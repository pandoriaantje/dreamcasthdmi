==> flow/design.v <==
typedef struct packed {
    reg [7:0] pll_errors;
    reg [7:0] test;
    reg [9:0] frame_counter;
    reg [7:0] pll_status;
    reg [7:0] id_check_high;
    reg [7:0] id_check_low;
    reg [7:0] chip_revision;
    reg [7:0] vic_detected;
    reg [7:0] vic_to_rx;
    reg [7:0] misc_data;
    reg [7:0] cts1_status;
    reg [7:0] cts2_status;
    reg [7:0] cts3_status;
    reg [7:0] max_cts1_status;
    reg [7:0] max_cts2_status;
    reg [7:0] max_cts3_status;
    reg [7:0] summary_cts1_status;
    reg [7:0] summary_cts2_status;
    reg [7:0] summary_cts3_status;
    reg [7:0] summary_summary_cts3_status;
    reg [7:0] restart_count;
    reg [7:0] hdmi_int_count;
    reg [7:0] hdmi_int_processed_count;
    reg [7:0] not_ready_count;
    reg [7:0] resync_count;
} DebugData;
typedef struct packed {
    reg a;            
    reg b;            
    reg x;            
    reg y;            
    reg up;           
    reg down;         
    reg left;         
    reg right;        
    reg start;        
    reg ltrigger;     
    reg rtrigger;     
    reg trigger_osd;  
} ControllerData;
typedef struct packed {
    reg [11:0] horizontal_pixels_per_line;   
    reg [11:0] horizontal_pixels_visible;    
    reg [11:0] horizontal_sync_start;        
    reg [11:0] horizontal_sync_width;        
    reg horizontal_sync_on_polarity;         
    reg [10:0] vertical_lines;               
    reg [10:0] vertical_lines_240p;          
    reg [10:0] vertical_lines_visible;       
    reg [10:0] vertical_sync_start;          
    reg [10:0] vertical_sync_width;          
    reg vertical_sync_on_polarity;           
    reg [9:0] horizontal_offset;             
    reg [9:0] vertical_offset;               
    reg [11:0] horizontal_capture_start;     
    reg [11:0] horizontal_capture_end;       
    reg [10:0] vertical_capture_start;       
    reg [10:0] vertical_capture_end;         
    reg [11:0] osd_bg_offset_x_start;        
    reg [11:0] osd_bg_offset_x_end;          
    reg [10:0] osd_bg_offset_y_start;        
    reg [10:0] osd_bg_offset_y_end;          
    reg [11:0] osd_text_x_start;             
    reg [11:0] osd_text_x_end;               
    reg [10:0] osd_text_y_start;             
    reg [10:0] osd_text_y_end;               
    reg [11:0] text_offset_character_x;      
    reg [10:0] text_offset_character_y;      
    reg [14:0] buffer_line_length;           
    reg [14:0] ram_numwords;                 
    reg pixel_repetition;                    
    reg [7:0] adv_reg_17;                    
    reg [7:0] adv_reg_3b;                    
    reg [7:0] adv_reg_3c;                    
    reg [31:0] startup_delay;                
    reg [31:0] pixel_clock;                  
    reg [31:0] divider;
} HDMIVideoConfig;
typedef struct packed {
    reg [3:0] ICS644_settings_p;
    reg [3:0] ICS644_settings_i;
    reg [9:0] p_horizontal_capture_start;
    reg [9:0] p_horizontal_capture_end;
    reg [9:0] p_vertical_capture_start;
    reg [9:0] p_vertical_capture_end;
    reg [9:0] i_horizontal_capture_start;
    reg [9:0] i_horizontal_capture_end;
    reg [9:0] i_vertical_capture_start;
    reg [9:0] i_vertical_capture_end;
    reg [7:0] buffer_size;          
    reg [14:0] ram_numwords;        
    reg [14:0] trigger_address_p;   
    reg [14:0] trigger_address_i;   
    reg [14:0] buffer_line_length;  
} DCVideoConfig;
typedef struct packed {
    reg[8:0] intensity;  
    reg thickness;       
    reg oddeven;         
    reg active;          
} Scanline;
module maple_in(
    input rst,
    input clk,
    input pin1,
    input pin5,
    input oe,
    output active,
    output start_detected,
    output end_detected,
    input trigger_start,
    input trigger_end,
    output [7:0] fifo_data,
    output data_produce
);
    assign active = active_q;
    assign start_detected = start_detected_q;
    assign end_detected = end_detected_q;
    assign fifo_data = { shiftreg_q, in_p1_old_q };
    assign data_produce = produce;
    reg in_p1_d, in_p1_q;
    reg in_p5_d, in_p5_q;
    reg in_p1_old_d, in_p1_old_q;
    reg in_p5_old_d, in_p5_old_q;
    reg active_d, active_q;
    reg start_detected_d, start_detected_q;
    reg end_detected_d, end_detected_q;
    reg [6:0] shiftreg_d, shiftreg_q;
    reg produce;
    reg p1_edge, p1_value;
    reg p5_edge, p5_value;
    localparam MODE_IDLE = 0;
    localparam MODE_START = 1;
    localparam MODE_PHASE1_PRE = 2;
    localparam MODE_PHASE1 = 3;
    localparam MODE_PHASE2 = 4;
    localparam MODE_END = 5;
    reg [2:0] mode_d, mode_q;
    reg [2:0] cnt_d, cnt_q;
    always @(*) begin
        in_p1_d = pin1;
        in_p5_d = pin5;
        in_p1_old_d = in_p1_q;
        in_p5_old_d = in_p5_q;
        active_d = active_q;
        start_detected_d = start_detected_q;
        end_detected_d = end_detected_q;
        shiftreg_d = shiftreg_q;
        produce = 1'b0;
        p1_value = in_p1_old_q;
        p5_value = in_p5_old_q;
        p1_edge = in_p1_old_q && !in_p1_q;
        p5_edge = in_p5_old_q && !in_p5_q;
        mode_d = MODE_IDLE;
        cnt_d = 3'b0;
        if (trigger_start || trigger_end) begin
            active_d = trigger_start;
            start_detected_d = 1'b0;
            end_detected_d = 1'b0;
        end else if(oe) begin
            start_detected_d = 1'b0;
            end_detected_d = 1'b0;
        end else if(active) begin
            mode_d = mode_q;
            cnt_d = cnt_q;
            case (mode_q)
                MODE_PHASE1, MODE_PHASE1_PRE: begin
                    if (p5_edge && p1_value && cnt_q == 0) begin
                        if (mode_q == MODE_PHASE1_PRE) begin
                            mode_d = MODE_PHASE1;
                        end else begin
                            mode_d = MODE_END;
                        end
                    end else if (p1_edge) begin
                        shiftreg_d = { shiftreg_q[5:0], p5_value };
                        mode_d = MODE_PHASE2;
                    end else if (p5_edge) begin
                    end
                end
            MODE_PHASE2: begin
                if (p5_edge) begin
                        shiftreg_d = { shiftreg_q[5:0], p1_value };
                        mode_d = MODE_PHASE1;
                    if (cnt_q == 3) begin
                        cnt_d = 3'b0;
                        produce = 1'b1;
                    end else begin
                        cnt_d = cnt_q + 1'b1;
                    end
                end else if (p5_edge) begin
                end
            end
            MODE_START: begin
                if (p1_value) begin
                    cnt_d = 3'b0;
                    if (p5_value && cnt_q == 4) begin
                        start_detected_d = 1'b1;
                        mode_d = MODE_PHASE1_PRE;
                    end else begin
                        mode_d = MODE_IDLE;
                    end
                end else if (p5_edge) begin
                    if (cnt_q < 7)
                        cnt_d = cnt_q + 1'b1;
                end
            end
            MODE_END: begin
                if (p5_value) begin
                    cnt_d = 3'b0;
                    mode_d = MODE_IDLE;
                    if (p1_value && cnt_q == 2) begin
                        end_detected_d = 1'b1;
                        active_d = 1'b0;
                    end
                end else if (p1_edge) begin
                    if (cnt_q < 7)
                        cnt_d = cnt_q + 1'b1;
                end
            end
            MODE_IDLE: begin
                if (p1_edge && p5_value) begin
                    mode_d = MODE_START;
                end else if(p5_edge && p1_value) begin
                    mode_d = MODE_END;
                end
            end
            endcase
        end
    end
    always @(posedge clk) begin
        if (rst) begin
            in_p1_q <= 1'b1;
            in_p5_q <= 1'b1;
            in_p1_old_q <= 1'b1;
            in_p5_old_q <= 1'b1;
            start_detected_q <= 1'b0;
            end_detected_q <= 1'b0;
            active_q <= 1'b0;
            shiftreg_q <= 7'b0;
            mode_q <= MODE_IDLE;
            cnt_q <= 3'b0;
        end else begin
            in_p1_q <= in_p1_d;
            in_p5_q <= in_p5_d;
            in_p1_old_q <= in_p1_old_d;
            in_p5_old_q <= in_p5_old_d;
            start_detected_q <= start_detected_d;
            end_detected_q <= end_detected_d;
            active_q <= active_d;
            shiftreg_q <= shiftreg_d;
            mode_q <= mode_d;
            cnt_q <= cnt_d;
        end  
    end  
endmodule  
== From RTL to reports: maple_in ==
What the tools print for maple_in, step after step.
Lines are those of the file above, counted from 1.
Operators: Yosys type, input widths -> output width; for muxes data width and select width s.
Not given: -
Design
  design top: maple_in
  clock: clk
  library: sky130hd
  corner: tt_025C_1v80

== Elaborated design ==
Counts by Yosys on the flattened word-level netlist (proc, flatten, opt, wreduce; memories kept). Register bits leave out memories and registers merged into their read ports (data or address). Print and check cells are left out. Cells with the same type and inputs are merged into one.
Bit counts
  flip-flop bits (word level): 20
  bits of input ports: 7
  output and inout bits: 12
Cells by class
  add/sub/neg operators: 1
  magnitude comparators: 1
  equality and inequality tests: 18
  multiplexer cells: 34
  bitwise gates (word level): 3
  reduce/logical cells: 23
Operators with widths (number)
  $mux 3: 15
  $mux 7: 3
  $pmux 3 s5: 1
  $pmux 7 s2: 1
  $eq 3x2->1 const B: 4
  $ne 3x3->1 const B: 4
  $reduce_and 4->1: 3
  $mux 1: 12
  $ne 2x2->1 const B: 5
  $eq 3x3->1 const B: 3
  $pmux 3 s3: 1
  $logic_and 1x1->1: 7
  $reduce_and 7->1: 1
  $logic_not 3->1: 2
  $reduce_and 6->1: 1
  $reduce_bool 5->1: 1
  $reduce_or 4->1: 1
  $not 1->1: 3
  $add 3x1->3 const B: 1
  $eq 3x1->1 const B: 1
  $lt 3x3->1 const B: 1
  $reduce_bool 3->1: 1
  $reduce_or 3->1: 1
  $logic_not 1->1: 2
  $ne 2x1->1 const B: 1
  $reduce_bool 2->1: 1
  $reduce_or 2->1: 1
  $mux 2: 1
  $logic_or 1x1->1: 1

== Longest topological paths ==
Longest topological path by Yosys (ltp), each cell counted once; first at word level (registers and memories cut), then after technology mapping (sequential cells cut; the memories' decode and read muxes count).
Depth
  depth after elaboration: 8
  ABC_AREA: 0
  depth in mapped cells: 7
  depth with buffers taken out: 6

== Synthesis result ==
The flow's flattened synthesis, as Yosys stat reports it; memories are mapped. The netlist is that of the ABC_AREA named above (0 if unset); the other value can give another one.
Cells by type
  sky130_fd_sc_hd__dfxtp_1: number 23, area in all 460.442 µm²
  sky130_fd_sc_hd__mux2i_1: number 8, area in all 80.077 µm²
  sky130_fd_sc_hd__nand2b_1: number 11, area in all 68.816 µm²
  sky130_fd_sc_hd__ha_1: number 5, area in all 62.56 µm²
  sky130_fd_sc_hd__a21oi_1: number 11, area in all 55.053 µm²
  sky130_fd_sc_hd__nand2_1: number 10, area in all 37.536 µm²
  sky130_fd_sc_hd__nor2b_1: number 6, area in all 37.536 µm²
  sky130_fd_sc_hd__or2_2: number 5, area in all 31.28 µm²
  sky130_fd_sc_hd__a211oi_1: number 3, area in all 22.522 µm²
  sky130_fd_sc_hd__buf_6: number 2, area in all 22.522 µm²
  sky130_fd_sc_hd__nor2_1: number 5, area in all 18.768 µm²
  sky130_fd_sc_hd__and2b_1: number 2, area in all 15.014 µm²
  sky130_fd_sc_hd__inv_1: number 4, area in all 15.014 µm²
  sky130_fd_sc_hd__nand3b_1: number 2, area in all 15.014 µm²
  sky130_fd_sc_hd__nor3b_1: number 2, area in all 15.014 µm²
  sky130_fd_sc_hd__or4_1: number 2, area in all 15.014 µm²
  sky130_fd_sc_hd__nand2b_4: number 1, area in all 13.763 µm²
  sky130_fd_sc_hd__a211oi_2: number 1, area in all 12.512 µm²
Other cell types: 20; their cells: 25.
Mapped netlist
  standard cells after synthesis: 128
  chip area (Yosys): 0.0011774 mm²
  sequential area: 0.0004604 mm²
  flip-flops: 23
  buffer cells: 6

== Worst setup path after synthesis ==
Path of least setup slack by OpenSTA after synthesis, without wires, with an ideal clock, recovery checks aside; 20% of the period is set as input and as output delay. Where synthesis merged equal registers, the netlist keeps one of their names.
Timing path post-synthesis
  path kind: input to output
  from: in trigger_end
  to: out data_produce
  period: 2.34 ns
  external input delay: 0.468 ns
  output delay: 0.468 ns
  data arrival time: 1.090 ns
  setup slack: 0.782 ns
  delay of the path: 0.622 ns
  stages: 3
  synthesis period reached: 1.558 ns
"delay of the path" is the arrival time less input delay plus setup time.
At an output port there is no setup time.
"stages": output pins that drive a net of the path, with the launching flip-flop's if there is one; two outputs of one cell count as two.
"synthesis period reached" is the clock period less the worst setup slack; recovery checks do not enter. This is arithmetic on one report: input and output delays are still those of the set period (20% each).
The rows between start and end are the longest chain of elaborated cells between them; the timing report does not say that the signal goes this way. Where chains are equally long, one stands for them.
A line is the first line of the expression or statement that the cell stems from. Yosys adds cells for indexed reads and writes and turns some case tables into memories.
Between the ends, post-synthesis
  cell sequence: sky130_fd_sc_hd__nor2b_1 -> sky130_fd_sc_hd__nor3b_1 -> sky130_fd_sc_hd__and4_1
  length of the longest elaborated chain: 2
Ends and longest elaborated chain, post-synthesis
  start: declaration: RTL line 113  | input trigger_end,
  $logic_or 1x1->1: RTL line 157  | if (trigger_start || trigger_end) begin
  $mux 1: RTL line 157
  end: declaration: RTL line 115  | output data_produce

== Path in the finished layout ==
From the final timing report of flow run 1: the path of least setup slack in the routed layout; clock arrival at registers is part of the times.
Timing path after layout
  path kind: register to output
  from: reg cnt_q[0]
  to: out data_produce
  period: 1.55 ns
  output delay: 0.31 ns
  data arrival time: 1.37 ns
  setup slack: -0.13 ns
  stages: 5
The rows between start and end are the longest chain of elaborated cells between them; the timing report does not say that the signal goes this way. Where chains are equally long, one stands for them.
Between the ends, after layout
  cell sequence: sky130_fd_sc_hd__dfxtp_4 -> sky130_fd_sc_hd__ha_4 -> sky130_fd_sc_hd__ha_4 -> sky130_fd_sc_hd__and4_1 -> sky130_fd_sc_hd__buf_2
  length of the longest elaborated chain: 7
Ends and longest elaborated chain, after layout
  start: declaration: RTL line 140  | reg [2:0] cnt_d, cnt_q;
  start: assignment: RTL line 242  | cnt_q <= 3'b0;
  start: assignment: RTL line 253  | cnt_q <= cnt_d;
  $eq 3x2->1: RTL line 185  | if (cnt_q == 3) begin
  $mux 1: RTL line 185
  $mux 1: RTL line 182  | if (p5_edge) begin
  $mux 1: RTL line 167  | case (mode_q)
  $mux 1: RTL line 164  | end else if(active) begin
  $mux 1: RTL line 161  | end else if(oe) begin
  $mux 1: RTL line 157  | if (trigger_start || trigger_end) begin
  end: declaration: RTL line 115  | output data_produce

==> results <==
2 stored runs of maple_in in the flow (synthesis by Yosys, layout by OpenROAD, sky130hd cells), in arbitrary order. Constraints: input delay and output delay 20% of the set period each, output load 0.01 pF.
"achieved clock period" = clock period - worst setup slack. The figure is calculated, with input and output delays left at 20% of the set period.
"worst setup path time" means the part of the period allowed to the worst setup path (the constraints hold back 20% at inputs and 20% at outputs) less its slack; where the path has registers, the arrival times of their clocks count too.
By "power" is meant OpenSTA's value without simulated activity: inputs other than the clock are taken to toggle once in ten clock periods, and the tool carries that through the logic.
[flow run 1] settings: period_ns=1.55, CORE_UTILIZATION=58, CAP_MARGIN=20, CORE_MARGIN=2, SLEW_MARGIN=20
[flow run 1] result: chip area after synthesis (Yosys) 0.0011774 mm², die area 0.0024064 mm², standard-cell area of the final layout 0.001783 mm², utilization 0.918, worst setup slack after layout -0.125 ns, total negative slack -0.644 ns, worst hold slack 0.466 ns, power 1.005 mW, achieved clock period 1.675 ns, worst setup path time 1.37 ns, worst setup path kind register to output
[flow run 2] settings: period_ns=2.11, CORE_UTILIZATION=17, CELL_PAD_IN_SITES_GLOBAL_PLACEMENT=0, TNS_END_PERCENT=95, ABC_AREA=1, MIN_ROUTING_LAYER=met1, MAX_ROUTING_LAYER=met5, CAP_MARGIN=20, CORE_MARGIN=2, SLEW_MARGIN=20
[flow run 2] result: chip area after synthesis (Yosys) 0.0012487 mm², die area 0.008047 mm², standard-cell area of the final layout 0.0016403 mm², utilization 0.229, worst setup slack after layout 0.124 ns, total negative slack 0.000 ns, worst hold slack 0.462 ns, power 0.8101 mW, achieved clock period 1.986 ns, worst setup path time 1.56 ns, worst setup path kind register to output
