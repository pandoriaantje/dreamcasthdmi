==> flow/design.v <==
typedef struct packed {
    reg [7:0] pll_errors;
    reg [7:0] test;
    reg [9:0] frame_counter;
    reg [7:0] pll_status;
    reg [7:0] id_check_high;
    reg [7:0] id_check_low;
    reg [7:0] chip_revision;
    reg [7:0] vic_detected;
    reg [7:0] vic_to_rx;
    reg [7:0] misc_data;
    reg [7:0] cts1_status;
    reg [7:0] cts2_status;
    reg [7:0] cts3_status;
    reg [7:0] max_cts1_status;
    reg [7:0] max_cts2_status;
    reg [7:0] max_cts3_status;
    reg [7:0] summary_cts1_status;
    reg [7:0] summary_cts2_status;
    reg [7:0] summary_cts3_status;
    reg [7:0] summary_summary_cts3_status;
    reg [7:0] restart_count;
    reg [7:0] hdmi_int_count;
    reg [7:0] hdmi_int_processed_count;
    reg [7:0] not_ready_count;
    reg [7:0] resync_count;
} DebugData;
typedef struct packed {
    reg a;            
    reg b;            
    reg x;            
    reg y;            
    reg up;           
    reg down;         
    reg left;         
    reg right;        
    reg start;        
    reg ltrigger;     
    reg rtrigger;     
    reg trigger_osd;  
} ControllerData;
typedef struct packed {
    reg [11:0] horizontal_pixels_per_line;   
    reg [11:0] horizontal_pixels_visible;    
    reg [11:0] horizontal_sync_start;        
    reg [11:0] horizontal_sync_width;        
    reg horizontal_sync_on_polarity;         
    reg [10:0] vertical_lines;               
    reg [10:0] vertical_lines_240p;          
    reg [10:0] vertical_lines_visible;       
    reg [10:0] vertical_sync_start;          
    reg [10:0] vertical_sync_width;          
    reg vertical_sync_on_polarity;           
    reg [9:0] horizontal_offset;             
    reg [9:0] vertical_offset;               
    reg [11:0] horizontal_capture_start;     
    reg [11:0] horizontal_capture_end;       
    reg [10:0] vertical_capture_start;       
    reg [10:0] vertical_capture_end;         
    reg [11:0] osd_bg_offset_x_start;        
    reg [11:0] osd_bg_offset_x_end;          
    reg [10:0] osd_bg_offset_y_start;        
    reg [10:0] osd_bg_offset_y_end;          
    reg [11:0] osd_text_x_start;             
    reg [11:0] osd_text_x_end;               
    reg [10:0] osd_text_y_start;             
    reg [10:0] osd_text_y_end;               
    reg [11:0] text_offset_character_x;      
    reg [10:0] text_offset_character_y;      
    reg [14:0] buffer_line_length;           
    reg [14:0] ram_numwords;                 
    reg pixel_repetition;                    
    reg [7:0] adv_reg_17;                    
    reg [7:0] adv_reg_3b;                    
    reg [7:0] adv_reg_3c;                    
    reg [31:0] startup_delay;                
    reg [31:0] pixel_clock;                  
    reg [31:0] divider;
} HDMIVideoConfig;
typedef struct packed {
    reg [3:0] ICS644_settings_p;
    reg [3:0] ICS644_settings_i;
    reg [9:0] p_horizontal_capture_start;
    reg [9:0] p_horizontal_capture_end;
    reg [9:0] p_vertical_capture_start;
    reg [9:0] p_vertical_capture_end;
    reg [9:0] i_horizontal_capture_start;
    reg [9:0] i_horizontal_capture_end;
    reg [9:0] i_vertical_capture_start;
    reg [9:0] i_vertical_capture_end;
    reg [7:0] buffer_size;          
    reg [14:0] ram_numwords;        
    reg [14:0] trigger_address_p;   
    reg [14:0] trigger_address_i;   
    reg [14:0] buffer_line_length;  
} DCVideoConfig;
typedef struct packed {
    reg[8:0] intensity;  
    reg thickness;       
    reg oddeven;         
    reg active;          
} Scanline;
module data(
    input clock,
    input reset,
    input [11:0] indata,
    input _hsync,
    input _vsync,
    input line_doubler,
    input generate_video,
    input generate_timing,
    output [7:0] red,
    output [7:0] green,
    output [7:0] blue,
    output [11:0] counterX,
    output [11:0] counterY,
    output add_line,
    output resync
);
    reg hsync_reg;
    reg vsync_reg;
    reg [7:0] red_reg_buf;
    reg [7:0] red_reg;
    reg [7:0] green_reg_buf;
    reg [7:0] green_reg;
    reg [7:0] blue_reg;
    reg [11:0] raw_counterX_reg = 0;
    reg [11:0] counterX_reg;
    reg [11:0] counterX_reg_q;
    reg [11:0] raw_counterY_reg = 0;
    reg [11:0] counterY_reg;
    reg [11:0] counterY_reg_q;
    reg [9:0] VISIBLE_AREA_HSTART;
    reg [9:0] VISIBLE_AREA_VSTART;
    reg [9:0] VISIBLE_AREA_WIDTH;
    reg [9:0] VISIBLE_AREA_HEIGHT;
    reg add_line_reg = 0;
    reg resync_reg = 0;
    initial begin
        raw_counterX_reg <= 0;
        raw_counterY_reg <= 0;
        add_line_reg <= 0;
        resync_reg <= 0;
    end
    always @(*) begin
        if (line_doubler) begin
            if (add_line) begin
                VISIBLE_AREA_HSTART = 10'd347;
                VISIBLE_AREA_VSTART = 10'd18;
                VISIBLE_AREA_WIDTH  = 10'd643;
                VISIBLE_AREA_HEIGHT = 10'd504;
            end else begin
                VISIBLE_AREA_HSTART = 10'd327;
                VISIBLE_AREA_VSTART = 10'd18;
                VISIBLE_AREA_WIDTH  = 10'd643;
                VISIBLE_AREA_HEIGHT = 10'd504;
            end
        end else begin
            VISIBLE_AREA_HSTART = 10'd257;
            VISIBLE_AREA_VSTART = 10'd40;
            VISIBLE_AREA_WIDTH  = 10'd720;
            VISIBLE_AREA_HEIGHT = 10'd480;
        end
    end
    always @(posedge clock) begin
        if (generate_timing) begin
            if (raw_counterX_reg < 1716 - 1) begin
                raw_counterX_reg <= raw_counterX_reg + 1'b1;
            end else begin
                raw_counterX_reg <= 0;
                if (raw_counterY_reg < 525 - 1) begin
                    raw_counterY_reg <= raw_counterY_reg + 1'b1;
                end else begin
                    raw_counterY_reg <= 0;
                end
            end
        end else begin
            hsync_reg <= _hsync;
            vsync_reg <= _vsync;
            if (hsync_reg && !_hsync) begin
                raw_counterX_reg <= 0;
                if (vsync_reg && !_vsync) begin
                    if (raw_counterY_reg == 262 || raw_counterY_reg == 524) begin
                        resync_reg <= 0;
                    end else begin
                        resync_reg <= 1;
                    end
                    if (raw_counterY_reg == 262) begin
                        add_line_reg <= 1'b1;
                    end else begin
                        add_line_reg <= 1'b0;
                    end
                    raw_counterY_reg <= 0;
                end else begin
                    raw_counterY_reg <= raw_counterY_reg + 1'b1;
                end
            end else begin
                raw_counterX_reg <= raw_counterX_reg + 1'b1;
            end
        end
        if (raw_counterX_reg == VISIBLE_AREA_HSTART) begin
            counterX_reg <= 0;
            if (raw_counterY_reg == VISIBLE_AREA_VSTART) begin
                counterY_reg <= 0;
            end else begin
                counterY_reg <= counterY_reg + 1'b1;
            end
        end else begin
            counterX_reg <= counterX_reg + raw_counterX_reg[0];
        end
        if (counterX_reg >= 0 && counterX_reg < VISIBLE_AREA_WIDTH 
         && counterY_reg >= 0 && counterY_reg < VISIBLE_AREA_HEIGHT) begin
            if (generate_video) begin
                if (~raw_counterX_reg[0]) begin
                    if (counterX_reg[5] ^ counterY_reg[5]) begin
                        red_reg <= 8'd255;
                        green_reg <= 8'd255;
                        blue_reg <= 8'd255;
                    end else begin
                        red_reg <= 8'd0;
                        green_reg <= 8'd0;
                        blue_reg <= 8'd0;
                    end
                end
            end else begin
                if (raw_counterX_reg[0]) begin
                    red_reg_buf <= indata[11:4];
                    green_reg_buf[7:4] <= indata[3:0];
                end else begin
                    red_reg <= red_reg_buf;
                    green_reg <= { green_reg_buf[7:4], indata[11:8] };
                    blue_reg <= indata[7:0];
                end
            end
        end else begin
            red_reg <= 8'd0;
            green_reg <= 8'd0;
            blue_reg <= 8'd0;
        end
        counterX_reg_q <= counterX_reg;
        counterY_reg_q <= counterY_reg;
    end
    assign counterX = counterX_reg_q;
    assign counterY = counterY_reg_q;
    assign red = red_reg;
    assign green = green_reg;
    assign blue = blue_reg;
    assign add_line = add_line_reg;
    assign resync = resync_reg;
endmodule
## Tool chain data of data

Tool output for the design above, in the order of the flow.
Lines are those of the file above, counted from 1.
Library cell names are shortened.
Not given: -

| set-up | value |
|---|---|
| top module | data |
| clock port | clock |
| cell library | sky130hd |
| corner | tt_025C_1v80 |

## Word-level counts

Source: Yosys, flattened and elaborated, memories not mapped. Widths are those after wreduce. Registers that Yosys merges into a memory's read port (data or address) are not register bits. Print and check cells do not count. Equal cells are merged and count once.

| word-level totals | value |
|---|---|
| register bits after elaboration | 112 |
| input port bits | 19 |
| output and inout bits | 50 |
| cells after elaboration | 68 |

| cells by class | value |
|---|---|
| add/sub/neg operators | 4 |
| $lt $le $gt $ge | 6 |
| equality and inequality tests | 5 |
| mux-type cells | 23 |
| bitwise gates (word level) | 3 |
| reductions and logical operators | 12 |

Operators with widths:

| operator | count |
|---|---|
| 12-bit two-way mux | 8 |
| 8-bit two-way mux | 8 |
| 12-bit by 1-bit adder with 12-bit output with constant B | 3 |
| 12-bit by 1-bit greater-or-equal comparator with 1-bit output with constant B | 2 |
| 12-bit by 10-bit < comparator with 1-bit output | 2 |
| 12-bit by 10-bit == test with 1-bit output | 2 |
| 7-bit two-way mux | 2 |
| 12-bit by 1-bit adder with 12-bit output | 1 |
| 12-bit by 10-bit < comparator with 1-bit output with constant B | 1 |
| 12-bit by 10-bit == test with 1-bit output with constant B | 1 |
| 12-bit by 11-bit < comparator with 1-bit output with constant B | 1 |
| 12-bit by 9-bit == test with 1-bit output with constant B | 1 |
| 5-bit two-way mux | 2 |
| 3-bit AND reduction | 2 |
| 6-bit two-way mux | 1 |
| 1-bit logical AND | 5 |
| 1-bit inverter | 2 |
| 1-bit zero test | 2 |
| 2-bit != test with constant B | 1 |
| 2-bit AND reduction | 1 |
| 2-bit nonzero test | 1 |
| 1-bit two-way mux | 2 |
| 1-bit XOR | 1 |
| 1-bit logical OR | 1 |

## Longest topological paths

Depth = most cells in a row (Yosys ltp): at word level without a register or memory, in the mapped netlist without a sequential cell, where the memories' decode and read muxes count.

| depth | value |
|---|---|
| word-level depth | 6 |
| ABC_AREA | 0 |
| mapped depth | 7 |
| depth with buffers taken out | 5 |

## Netlist

The flow's flattened synthesis, as Yosys stat reports it; memories are mapped. The netlist is that of the ABC_AREA named above (0 if unset); the other value can give another one.

Cell types:

| cell | count | total area (um^2) |
|---|---|---|
| dfxtp_1 | 72 | 1.44E+03 |
| edfxtp_1 | 40 | 1.2E+03 |
| a2111oi_2 | 17 | 255.245 |
| xor2_1 | 24 | 210.202 |
| nor2_1 | 52 | 195.187 |
| xnor2_1 | 18 | 157.651 |
| ha_1 | 11 | 137.632 |
| a21oi_1 | 27 | 135.13 |
| inv_1 | 35 | 131.376 |
| nand3_1 | 17 | 85.082 |
| a2111oi_4 | 3 | 82.579 |
| nand4_1 | 12 | 75.072 |
| nor3_1 | 11 | 55.053 |
| nand2_1 | 13 | 48.797 |
| a2111oi_0 | 5 | 43.792 |
| and4_1 | 5 | 43.792 |
| buf_2 | 8 | 40.038 |
| nor2b_1 | 6 | 37.536 |

Not listed: further types 29, cells in them 54.

| synthesis totals | value |
|---|---|
| cell count | 430 |
| chip area (Yosys) | 0.0047783 mm^2 |
| sequential area | 0.0026425 mm^2 |
| flip-flop cells | 112 |
| buffer cells | 23 |

## Timing after synthesis

Source: OpenSTA report_checks on the synthesized netlist (no wires, ideal clock, input and output delay 20% of the period each), path of least setup slack; recovery checks are left aside. Register names are those of the netlist, which keeps one name where synthesis merged equal registers.

| timing path after synthesis | value |
|---|---|
| path type | input -> register |
| start | input port line_doubler |
| end | register green_reg_buf[4] |
| period | 4,220 ps |
| external input delay | 844 ps |
| library setup time | 390 ps |
| time at the first pin | 844 ps |
| arrival | 2,752 ps |
| data required time | 3,830 ps |
| path slack | 1,078 ps |
| path delay | 2,298 ps |
| driving pins on the path | 7 |
| path buffers | 2 |
| period reached after synthesis | 3,142 ps |

"path delay" = arrival - input delay + setup time.
"driving pins on the path" counts driving pins, that of a launching flip-flop among them; a cell with two outputs on the path counts twice.
"period reached after synthesis" = period - worst setup slack (recovery checks aside). The figure is calculated, with input and output delays left at 20% of the set period.
The rows between start and end are the longest chain of elaborated cells between them; the timing report does not say that the signal goes this way. Where chains are equally long, one stands for them.
Each line given opens the expression or statement behind the cell; cells for indexed reads and writes are added by Yosys, which also makes memories of some case tables.

| on the way, after synthesis | value |
|---|---|
| path through | buf_6 inv_1 ha_1 a2111oi_4 o21ai_2 buf_6 nor4b_2 |
| cells in the longest elaborated chain | 6 |
| elaborated cells between the ends (all ways) | 8 |
| source lines of those cells | 3 |
| classes of those cells | compare (2); mux (2); reduce/logical (4) |

RTL lines, path after synthesis:

| item | line | text |
|---|---|---|
| from (decl) | 109 | `input line_doubler,` |
| 7-bit two-way mux | 146 | `if (line_doubler) begin` |
| 12-bit by 10-bit < comparator with 1-bit output | 211 | `if (counterX_reg >= 0 && counterX_reg < VISIBLE_AREA_WIDTH` |
| 1-bit logical AND x3 | 211 |  |
| 3-bit AND reduction | - |  |
| to (assign) | 228 | `green_reg_buf[7:4] <= indata[3:0];` |
| to (decl) | 124 | `reg [7:0] green_reg_buf;` |

## Path in the finished layout

Path of least setup slack in the final report of run A (OpenROAD, finished layout, wires in). Where an end is a register, its clock arrival counts in the times.
The path's times are printed in steps of 10 ps; the period is the one set.

| timing path after layout | value |
|---|---|
| path type | input -> register |
| start | input port line_doubler |
| end | register red_reg_buf[3] |
| period | 2,940 ps |
| external input delay | 590 ps |
| library setup time | 290 ps |
| time at the first pin | 590 ps |
| arrival | 2,500 ps |
| data required time | 3,020 ps |
| path slack | 520 ps |
| driving pins on the path | 8 |
| path buffers | 3 |

The rows between start and end are the longest chain of elaborated cells between them; the timing report does not say that the signal goes this way. Where chains are equally long, one stands for them.

| on the way, after layout | value |
|---|---|
| path through | clkdlybuf4s50_1 buf_4 ha_1 o21a_1 o2111ai_1 o21ai_2 nor4b_2 buf_4 |
| cells in the longest elaborated chain | 6 |
| elaborated cells between the ends (all ways) | 8 |
| source lines of those cells | 3 |
| classes of those cells | compare (2); mux (2); reduce/logical (4) |

RTL lines, path after layout:

| item | line | text |
|---|---|---|
| from (decl) | 109 | `input line_doubler,` |
| 7-bit two-way mux | 146 | `if (line_doubler) begin` |
| 12-bit by 10-bit < comparator with 1-bit output | 211 | `if (counterX_reg >= 0 && counterX_reg < VISIBLE_AREA_WIDTH` |
| 1-bit logical AND x3 | 211 |  |
| 3-bit AND reduction | - |  |
| to (assign) | 227 | `red_reg_buf <= indata[11:4];` |
| to (decl) | 122 | `reg [7:0] red_reg_buf;` |

Hand-over note for data

Record of 2 stored runs of the RTL-to-layout flow on data, platform sky130hd. The runs are unordered. Constraints: input delay and output delay 20% of the set period each, output load 0.01 pF.
"achieved clock period" is the run's clock period less its worst setup slack. It is reckoned from that one timing run; input and output delays stay at 20% of the period that was set.
"worst path time": the worst setup path's part of the clock period (all of it between registers, 20% less for each end at a port) less its slack. A launch clock that arrives late makes it longer, a capture clock that arrives late makes it shorter.
"power consumption" rests on the timing tool's default activity at the inputs, not on a simulated workload.
"worst path time" is given in steps of 10 ps.

#### Run A

| setting | value |
|---|---|
| period_ns | `2.94` |
| CORE_UTILIZATION | `55` |
| CAP_MARGIN | `20` |
| CORE_MARGIN | `2` |
| SLEW_MARGIN | `20` |

| result | value |
|---|---|
| cell area after synthesis | 0.0047783 mm^2 |
| area inside the die boundary | 0.0094498 mm^2 |
| utilization after layout | 0.67 |
| setup slack of the worst path | 520 ps |
| sum of negative setup slack | 0 ps |
| worst hold slack in the final report | 389 ps |
| power consumption | 3.554 mW |
| achieved clock period | 2,420 ps |
| worst path time | 1,830 ps |
| kind of the worst setup path | input -> register |

#### Run B

| setting | value |
|---|---|
| period_ns | `2.15` |
| CORE_UTILIZATION | `30` |
| PLACE_DENSITY_LB_ADDON | `0.28` |
| CELL_PAD_IN_SITES_GLOBAL_PLACEMENT | `3` |
| CELL_PAD_IN_SITES_DETAIL_PLACEMENT | `0` |
| ABC_AREA | `0` |
| GPL_ROUTABILITY_DRIVEN | `0` |
| MAX_ROUTING_LAYER | `met5` |
| CAP_MARGIN | `20` |
| CORE_MARGIN | `2` |
| SLEW_MARGIN | `20` |

| result | value |
|---|---|
| cell area after synthesis | 0.0047783 mm^2 |
| area inside the die boundary | 0.0169533 mm^2 |
| utilization after layout | 0.394 |
| setup slack of the worst path | 72 ps |
| sum of negative setup slack | 0 ps |
| worst hold slack in the final report | 388 ps |
| power consumption | 5.504 mW |
| achieved clock period | 2,078 ps |
| worst path time | 1,650 ps |
| kind of the worst setup path | input -> register |

End of note.
